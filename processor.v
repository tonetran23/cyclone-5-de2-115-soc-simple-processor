==> flow/design.v <==
module processor (DIN, reset, clock, run, bus, done);
	input reset, clock, run;   
	input [15:0] DIN;          
	output reg [15:0] bus;     
	output reg done;           
	reg IR_in, G_out, G_in, A_in, addsub, DIN_out;   
	reg [2:0] R_out;                                 
	reg [7:0] R_in;                                  
	wire [2:0] i, reg_x, reg_y;
	assign {i, reg_x, reg_y} = IR[8:0];
	parameter reg [1:0] T0 = 2'b00, T1 = 2'b01, T2 = 2'b10, T3 = 2'b11;
	reg [1:0] present_state, next_state;
	always @(present_state, run, done) begin
		case (present_state)
			T0: begin
				if (!run | done) 
					next_state = T0;
				else 
					next_state = T1;
			end
			T1: begin
				if (!run | done) 
					next_state = T0;
				else 
					next_state = T2;
			end
			T2: begin
				if (!run | done) 
					next_state = T0;
				else 
					next_state = T3;
			end
			default: begin
				next_state = T0;
			end
		endcase
	end
	always @(present_state, i, reg_x, reg_y) begin
		{IR_in, R_out, R_in, G_out, DIN_out, A_in, addsub, G_in, done} = 23'b0;
			case (present_state)
				T0: begin
					IR_in = 1'b1;
				end
				T1: begin
					case (i)
						3'h0: begin                
							R_out = reg_y;         
							R_in = 1'b1 << reg_x;  
							done = 1'b1;           
						end
						3'h1: begin                
							R_in = 1'b1 << reg_x;  
							DIN_out = 1'b1;		   
							done = 1'b1;		   
						end
						3'h2: begin                
							R_out = reg_x;		   
							A_in = 1'b1;		   
						end
						3'h3: begin				   
							R_out = reg_x;         
							A_in = 1'b1;		   
						end	
					endcase
				end
				T2: begin
					case (i)
						3'h2: begin                
							R_out = reg_y;         
							G_in = 1'b1;           
						end
						3'h3: begin                
							R_out = reg_y;         
							G_in = 1'b1;           
							addsub = 1'b1;         
						end
					endcase
				end
				T3: begin
					case (i)
						3'h2: begin                
							R_in = 1'b1 << reg_x;  
							G_out = 1'b1;          
							done = 1'b1;           
						end
						3'h3: begin                
							R_in= 1'b1 << reg_x;   
							G_out = 1'b1;          
							done = 1'b1;           
						end
					endcase
				end
			endcase
		end
	always @(posedge clock, negedge reset) begin
		if (!reset) begin
			present_state <= T0;          
		end else
			present_state <= next_state;  
		end
	reg [15:0] regn[7:0];
	reg [15:0] IR, A, G;
	always @(posedge clock) begin
		regn[0] <= R_in[0] ? bus : regn[0];  
		regn[1] <= R_in[1] ? bus : regn[1];  
		regn[2] <= R_in[2] ? bus : regn[2]; 
		regn[3] <= R_in[3] ? bus : regn[3]; 
		regn[4] <= R_in[4] ? bus : regn[4]; 
		regn[5] <= R_in[5] ? bus : regn[5]; 
		regn[6] <= R_in[6] ? bus : regn[6]; 
		regn[7] <= R_in[7] ? bus : regn[7]; 
		IR <= IR_in ? DIN : IR;                        
		A <= A_in ? bus : A;                           
		G <= G_in ? (addsub ? A - bus : A + bus) : G;  
	end
	always @(*) begin
		if (DIN_out)            
			bus = DIN;          
		else if (G_out)         
			bus = G;            
		else 
			bus = regn[R_out];  
	end
endmodule
[Reports on processor]
The steps from the RTL of processor to its reports follow in flow order.
Line numbers count from 1 in the design file above.
Cell names lack the library's common part.
The mark - stands for no value.
Inputs
  design top: processor
  clock: clock
  library: sky130hd
  library corner: tt_025C_1v80

[After elaboration]
Source: Yosys, flattened and elaborated. Widths are those after wreduce. Registers that Yosys merges into a memory's read port (data or address) are not register bits. Print and check cells do not count. Equal cells are merged and count once.
Word-level totals
  output and inout bits: 17
  input bits: 19
  elaborated cells: 66
  register bits: 171
Cells by class
  add/subtract/negate cells: 2
  equal/unequal tests: 13
  muxes and demuxes: 25
  bitwise logic cells: 1
  shifts and indexed selects: 1
  reduce/logical cells: 12
Operators with widths (number)
  16-bit case mux with 8-bit select: 1
  16-bit two-way mux: 3
  8-bit case mux with 3-bit select: 1
  16-bit adder: 1
  16-bit subtractor: 1
  8-bit two-way mux: 2
  3-bit by 2-bit equality test with 1-bit output with constant B: 4
  3-bit equality test with constant B: 4
  3-bit OR reduction: 4
  1-bit case mux with 2-bit select: 6
  3-bit case mux with 3-bit select: 1
  1-bit by 3-bit left shift with 8-bit output with constant A: 1
  2-bit OR reduction: 4
  3-bit by 1-bit equality test with 1-bit output with constant B: 2
  3-bit logical NOT: 2
  3-bit case mux with 2-bit select: 1
  2-bit case mux with 3-bit select: 1
  1-bit two-way mux: 5
  2-bit equality test with constant B: 2
  2-bit two-way mux: 2
  1-bit case mux with 3-bit select: 1
  3-bit two-way mux: 1
  2-bit by 1-bit equality test with 1-bit output with constant B: 1
  2-bit logical NOT: 1
  1-bit OR: 1
  1-bit logical NOT: 1

[Longest topological paths]
Depth = most cells in a row (Yosys ltp): at word level without a register or memory, in the mapped netlist without a sequential cell, where the memories' decode and read muxes count.
Depth
  depth after elaboration: 10
  ABC_AREA: 0
  depth in mapped cells: 27
  gate-level depth less buffers: 23

[Synthesis result]
The flow's flattened synthesis, as Yosys stat reports it; memories are mapped. The netlist is that of the ABC_AREA named above (0 if unset); the other value can give another one.
Totals and module areas in this step are rounded.
Mapped netlist
  mapped cells: 595
  synthesis area: 8200 µm²
  sequential area: 5200 µm²
  buffers: 30
  mapped flip-flops: 173
Cells by type
  edfxtp_1: number 169, total area 5.07E+03 µm²
  ha_1: number 16, total area 200.192 µm²
  nor2_1: number 39, total area 146.39 µm²
  xnor2_1: number 16, total area 140.134 µm²
  a21oi_1: number 23, total area 115.11 µm²
  o21ai_0: number 22, total area 110.106 µm²
  nand3_1: number 19, total area 95.091 µm²
  nor4b_4: number 4, total area 95.091 µm²
  nand2_1: number 24, total area 90.086 µm²
  xor2_1: number 10, total area 87.584 µm²
  a221oi_1: number 9, total area 78.826 µm²
  dfrtp_1: number 3, total area 75.072 µm²
  a31oi_1: number 11, total area 68.816 µm²
  a21o_1: number 9, total area 67.565 µm²
  o211ai_1: number 9, total area 67.565 µm²
  a22oi_1: number 8, total area 60.058 µm²
  buf_2: number 12, total area 60.058 µm²
  inv_1: number 16, total area 60.058 µm²
Other cell types: 70; their cells: 176.

[Timing after synthesis]
OpenSTA on the mapped netlist: ideal clock, no wires. The path of least setup slack (recovery checks aside). Input and output delay are each 20% of the period. Register names are those of the netlist, which keeps one name where synthesis merged equal registers.
Timing path after synthesis
  path kind: register -> register
  start: register present_state
  end: register G[15]
  arrival: 5316 ps
  clock period: 5820 ps
  setup time: 261 ps
  time at the first pin: 0 ps
  required time: 5559 ps
  buffers on the path: 2
  path slack: 243 ps
  stages on the path: 18
  delay of the path: 5577 ps
  synthesis period reached: 5577 ps
"delay of the path" = arrival - input delay + setup time.
"stages on the path": output pins that drive a net of the path, with the launching flip-flop's if there is one; two outputs of one cell count as two.
"synthesis period reached" = period - worst setup slack (recovery checks aside). The figure is calculated, with input and output delays left at 20% of the set period.
An end named without its bit number is one bit of that signal or, where synthesis recoded a state register, one of its new flip-flops.
Between the ends stands the longest chain of elaborated cells between them, by number of cells; it is not shown to be the way that was timed. Of several equally long chains one is given.
Each line given opens the expression or statement behind the cell; cells for indexed reads and writes are added by Yosys, which also makes memories of some case tables.
The path ends at the data pin of a flip-flop with enable; ways to the enable are not counted.
Between the ends, after synthesis
  path through: dfrtp_1 > buf_4 > buf_2 > nor4_1 > nand2_1 > a21oi_1 > ha_1 > nor2b_1 > o31a_1 > o211a_1 > o21a_1 > o21a_1 > o21ai_0 > nand2b_1 > a21oi_1 > o21a_1 > o21ai_0 > xnor2_1
  length of the longest elaborated chain: 9
  elaborated cells between the ends (all ways): 26
  those cells by class: add/sub (2); eq/ne (10); mux (8); reduce/logical (6)
Ends and longest elaborated chain, after synthesis
  start, declared: line 12  | reg [1:0] present_state, next_state;
  start, assigned: line 97  | present_state <= T0;
  start, assigned: line 99  | present_state <= next_state;
  2-bit equality test: line 40  | case (present_state)
  2-bit OR reduction
  3-bit case mux with 3-bit select: line 40
  3-bit equality test: line 122  | bus = regn[R_out];
  16-bit case mux with 8-bit select: line 122
  16-bit two-way mux: line 119  | else if (G_out)
  16-bit two-way mux: line 117  | if (DIN_out)
  16-bit adder: line 114  | G <= G_in ? (addsub ? A - bus : A + bus) : G;
  16-bit two-way mux: line 114
  end, assigned: line 114
  end, declared: line 102  | reg [15:0] IR, A, G;
Nets of the timed path that keep an RTL name, with a line that drives or declares them; the list need not be complete.
Nets with RTL names, path after synthesis (line)
  G_in: 40

[Path in the finished layout]
From the final timing report of entry A: the path of least setup slack in the routed layout; clock arrival at registers is part of the times.
The path's times are printed in steps of 10 ps; the period is the one set.
Timing path after layout
  path kind: register -> output
  start: register present_state
  end: output port bus[6]
  buffers on the path: 1
  path slack: 3480 ps
  arrival: 5000 ps
  clock period: 10600 ps
  required time: 8480 ps
  time at the first pin: 430 ps
  stages on the path: 10
  output delay: 2120 ps
An end named without its bit number is one bit of that signal or, where synthesis recoded a state register, one of its new flip-flops.
Between the ends stands the longest chain of elaborated cells between them, by number of cells; it is not shown to be the way that was timed. Of several equally long chains one is given.
Between the ends, after layout
  path through: dfrtp_1 > and4bb_2 > nand2_1 > nand2_1 > a31oi_1 > a22o_1 > a21oi_1 > a221oi_2 > inv_1 > clkdlybuf4s50_1
  length of the longest elaborated chain: 7
  elaborated cells between the ends (all ways): 21
  those cells by class: eq/ne (10); mux (6); reduce/logical (5)
Ends and longest elaborated chain, after layout
  start, declared: line 12  | reg [1:0] present_state, next_state;
  start, assigned: line 97  | present_state <= T0;
  start, assigned: line 99  | present_state <= next_state;
  2-bit equality test: line 40  | case (present_state)
  2-bit OR reduction
  3-bit case mux with 3-bit select: line 40
  3-bit equality test: line 122  | bus = regn[R_out];
  16-bit case mux with 8-bit select: line 122
  16-bit two-way mux: line 119  | else if (G_out)
  16-bit two-way mux: line 117  | if (DIN_out)
  end, declared: line 4  | output reg [15:0] bus;

Data sheet: physical implementation of processor

Top module processor; platform sky130hd; tools Yosys and OpenROAD; 2 stored runs in no particular order. Input and output delays are each 20% of the period that was set; the output load is 0.01 pF.
"total power of the final layout" is the tool's figure for a default switching activity; nothing was simulated.
Results are given in rounded form.

==> entry A: settings <==
{ "period_ns": 10.6, "CORE_UTILIZATION": 66, "PLACE_DENSITY": 0.59, "HOLD_SLACK_MARGIN": -0.04, "TNS_END_PERCENT": 80, "CTS_CLUSTER_SIZE": 47, "MIN_ROUTING_LAYER": "met2", "MAX_ROUTING_LAYER": "met4", "CAP_MARGIN": 20, "CORE_MARGIN": 2, "SLEW_MARGIN": 20 }
==> entry A: results <==
area inside the die boundary: 13000 µm²
lowest hold slack: 630 ps
total power of the final layout: 1900 uW
chip area in the Yosys report: 8200 µm²
setup TNS: 0 ps
utilization after routing: 78 %
worst setup slack after layout: 3500 ps

==> entry B: settings <==
{ "period_ns": 5.39, "CORE_UTILIZATION": 54, "SETUP_SLACK_MARGIN": 0.0, "PLACE_DENSITY_LB_ADDON": 0.27, "CORE_MARGIN": 6, "CELL_PAD_IN_SITES_GLOBAL_PLACEMENT": 0, "CELL_PAD_IN_SITES_DETAIL_PLACEMENT": 0, "ABC_AREA": 1, "CTS_CLUSTER_SIZE": 61, "CAP_MARGIN": 10, "SLEW_MARGIN": 15 }
==> entry B: results <==
area inside the die boundary: 19000 µm²
lowest hold slack: 570 ps
total power of the final layout: 3700 uW
chip area in the Yosys report: 8400 µm²
setup TNS: 0 ps
utilization after routing: 64 %
worst setup slack after layout: 310 ps
